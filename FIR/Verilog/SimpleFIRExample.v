==> flow/design.v <==
`timescale 1ns / 1ps
module fir_4tap(
        input clk,
        input signed [7:0] Xin,
        output reg signed [15:0] Yout
        );
    wire signed   [7:0] H0,H1,H2,H3;
    wire signed   [15:0] MCM0,MCM1,MCM2,MCM3,add_out1,add_out2,add_out3;
    wire signed     [15:0] Q1,Q2,Q3;
    assign H0 = -2;
    assign H1 = -1;
    assign H2 = 3;
    assign H3 = 4;
    assign MCM3 = H3*Xin;
    assign MCM2 = H2*Xin;
    assign MCM1 = H1*Xin;
    assign MCM0 = H0*Xin;
    assign add_out1 = Q1 + MCM2;
    assign add_out2 = Q2 + MCM1;
    assign add_out3 = Q3 + MCM0;    
    DFF dff1 (.clk(clk),.D(MCM3),.Q(Q1));
    DFF dff2 (.clk(clk),.D(add_out1),.Q(Q2));
    DFF dff3 (.clk(clk),.D(add_out2),.Q(Q3));
  always@ (posedge clk)
        Yout <= add_out3;
endmodule
module DFF
       (input clk,
        input [15:0] D,
        output reg [15:0]   Q
        );
    always@ (posedge clk)
        Q = D;
endmodule
## Step by step through the tools: fir_4tap

The steps from the RTL of fir_4tap to its reports follow in flow order.
Lines are those of the file above, counted from 1.
Cell names lack the library's common part.
Not given: n/a

- Top module: fir_4tap
- Clock: clk
- Library: sky130hd
- Library corner: tt_025C_1v80

## Word level

Counts by Yosys on the flattened word-level netlist (proc, flatten, opt, wreduce; memories kept). Register bits leave out memories and registers merged into their read ports (data or address); mux counts leave out enables and synchronous resets folded into registers. Print and check cells are left out.

- Add/sub/neg operators: 5
- $mul: 1

Operator list:

| kind | number |
|---|---|
| multiplier 3 x 8 -> 11 bit with constant A | 1 |
| adder 12 x 16 -> 16 bit | 1 |
| adder 16 bit | 1 |
| negator 8 -> 16 bit | 1 |
| negator 8 -> 15 bit | 1 |
| adder 10 x 11 -> 12 bit | 1 |

- Register bits: 52
- Bits of input ports: 9
- Output and inout bits: 16
- Word-level cells: 10

## Logic depth

Yosys ltp: most cells in a row. Word level: on the elaborated netlist, between registers, memories and ports. Mapped: between sequential cells and ports; inverters and the memories' decode and read muxes count.

- Depth after elaboration: 2
- ABC_AREA: 0
- Mapped depth: 12
- Depth with buffers taken out: 12

## Synthesis result

Yosys stat after the flow's synthesis: flattened, memories mapped to cells. It holds for the ABC_AREA given above (unset counts as 0); a run with the other value may have another netlist.

Cells by type:

| type | number | total area (µm²) |
|---|---|---|
| dfxtp_1 | 51 | 1.02E+03 |
| ha_1 | 55 | 688.16 |
| xnor2_1 | 22 | 192.685 |
| fa_1 | 9 | 180.173 |
| inv_1 | 48 | 180.173 |
| a21oi_1 | 25 | 125.12 |
| xor2_1 | 10 | 87.584 |
| o21ai_0 | 12 | 60.058 |
| nand2_1 | 15 | 56.304 |
| nor2_1 | 14 | 52.55 |
| o21a_1 | 7 | 52.55 |
| a21o_1 | 6 | 45.043 |
| nand2b_1 | 6 | 37.536 |
| a31oi_1 | 5 | 31.28 |
| nor2b_1 | 5 | 31.28 |
| a211oi_1 | 4 | 30.029 |
| nand3_1 | 6 | 30.029 |
| o21bai_1 | 4 | 30.029 |

Not listed: further types 31, cells in them 43.

- Cell count: 347
- Cell area after synthesis: 3,286.9 µm²
- Area of sequential cells: 1,021.0 µm²
- Mapped flip-flops: 51
- Buffer cells: 2

The figures by module come from a second, unflattened synthesis with its own total; it is not the netlist above.

- Cells (unflattened synthesis): 400
- Area total of the unflattened synthesis: 3,953.8 µm²

Each row is one instance without its submodules.

By module:

| module | instances | cells | area (µm²) | sequential area (µm²) |
|---|---|---|---|---|
| fir_4tap | 1 | 352 | 2,992.9 | 320.3 |
| DFF | 3 | 16 | 320.3 | 320.3 |

## Path before layout

OpenSTA on the mapped netlist: ideal clock, no wires. The path of least setup slack (recovery checks aside). Input and output delay are each 20% of the period. Register names are those of the netlist, which keeps one name where synthesis merged equal registers.

- Path type: input to register
- Start: input Xin[2]
- End: register dff2.Q[9]
- Clock period: 3,510 ps
- External input delay: 702 ps
- Setup time: 72 ps
- Launch time at the first pin: 702 ps
- Data arrival time: 2,939 ps
- Data required time: 3,438 ps
- Path slack: 499 ps
- Path delay: 2,309 ps
- Stages: 12
- Buffers on the path: 0
- Synthesis period reached: 3,011 ps

"path delay" = arrival - input delay + setup time.
"stages" counts driving pins, that of a launching flip-flop among them; a cell with two outputs on the path counts twice.
"synthesis period reached" = period - worst setup slack (recovery checks aside). The figure is calculated, with input and output delays left at 20% of the set period.
Between the ends stands the longest chain of elaborated cells between them, by number of cells; it is not shown to be the way that was timed. Of several equally long chains one is given.
Each line given opens the expression or statement behind the cell; cells for indexed reads and writes are added by Yosys, which also makes memories of some case tables.

- Cells stage by stage: inv_1 ha_1 inv_1 fa_1 inv_1 ha_1 fa_1 a21o_1 a21oi_1 o21bai_1 a21oi_1 xnor2_1
- Cells in the longest elaborated chain: 2
- Elaborated cells on any way between the ends: 2
- Source lines of those cells: 2
- Those cells by class: add/sub: 1; mul: 1

RTL lines, path post-synthesis:

| item | RTL line | source |
|---|---|---|
| start, declared | 4 | `input signed [7:0] Xin,` |
| multiplier 3 x 8 -> 11 bit | 15 | `assign MCM2 = H2*Xin;` |
| adder 10 x 11 -> 12 bit | 18 | `assign add_out1 = Q1 + MCM2;` |
| end, assigned | 33 | `Q = D;` |
| end, declared | 30 | `output reg [15:0]   Q` |

## Path in the finished layout

From the final timing report of job 1: the path of least setup slack in the routed layout; clock arrival at registers is part of the times.
The path's times are printed in steps of 10 ps; the period is the one set.

- Path type: input to register
- Start: input Xin[7]
- End: register Yout[14]
- Clock period: 4,480 ps
- External input delay: 900 ps
- Setup time: 110 ps
- Launch time at the first pin: 900 ps
- Data arrival time: 4,190 ps
- Data required time: 4,660 ps
- Path slack: 470 ps
- Stages: 11
- Buffers on the path: 1

Between the ends stands the longest chain of elaborated cells between them, by number of cells; it is not shown to be the way that was timed. Of several equally long chains one is given.

- Cells stage by stage: clkdlybuf4s50_1 inv_1 ha_1 nand2_1 xnor2_1 ha_1 a21oi_2 o21ai_0 a2111oi_0 a21oi_1 xor2_1
- Cells in the longest elaborated chain: 2
- Elaborated cells on any way between the ends: 2
- Source lines of those cells: 2
- Those cells by class: add/sub: 2

RTL lines, path post-layout:

| item | RTL line | source |
|---|---|---|
| start, declared | 4 | `input signed [7:0] Xin,` |
| negator 8 -> 15 bit | 17 | `assign MCM0 = H0*Xin;` |
| adder 16 bit | 20 | `assign add_out3 = Q3 + MCM0;` |
| end, assigned | 25 | `Yout <= add_out3;` |
| end, declared | 5 | `output reg signed [15:0] Yout` |

## Implementation results

Settings and measured results of 2 stored flow runs for module fir_4tap (sky130hd), not sorted in any way. The constraints put input and output delay at 20% of the set period each and load the outputs with 0.01 pF.
"reached clock period" is the run's clock period less its worst setup slack. It is reckoned from that one timing run; input and output delays stay at 20% of the period that was set.
"time of the worst setup path" = time allowed to the worst setup path (clock period - input delay - output delay, where it has them) - its slack; a late launch clock adds to it, a late capture clock takes from it.
"power consumption" rests on the timing tool's default activity at the inputs, not on a simulated workload.
"time of the worst setup path" is given in steps of 10 ps.
Among the settings, . means not set for that run.

| setting or result | job 1 | job 2 |
|---|---|---|
| period_ns | 4.48 | 3.67 |
| CORE_UTILIZATION | 34 | 68 |
| SETUP_SLACK_MARGIN | -0.02 | . |
| PLACE_DENSITY_LB_ADDON | 0.22 | . |
| CORE_ASPECT_RATIO | 1.79 | . |
| CORE_MARGIN | 2 | 2 |
| TNS_END_PERCENT | 5 | . |
| ABC_AREA | 0 | . |
| GPL_TIMING_DRIVEN | 0 | . |
| MAX_ROUTING_LAYER | met5 | . |
| CAP_MARGIN | 20 | 20 |
| SLEW_MARGIN | 20 | 20 |
| HOLD_SLACK_MARGIN | . | 0.11 |
| CTS_CLUSTER_DIAMETER | . | 130 |
| MIN_ROUTING_LAYER | . | met1 |
| time of the worst setup path (ps) | 3,110 | 2,710 |
| class of the worst setup path | input to register | input to register |
| lowest setup slack (ps) | 469 | 223 |
| utilization in the final report | 0.403 | 0.817 |
| reached clock period (ps) | 4,011 | 3,447 |
| setup TNS (ps) | 0 | 0 |
| die size (µm²) | 10,503.4 | 5,405.9 |
| power consumption (µW) | 2,347 | 2,770 |
| lowest hold slack (ps) | 340 | 339 |
| area of the standard cells in the finished layout (µm²) | 3,846.2 | 3,832.4 |
| Yosys chip area after synthesis (µm²) | 3,286.9 | 3,286.9 |
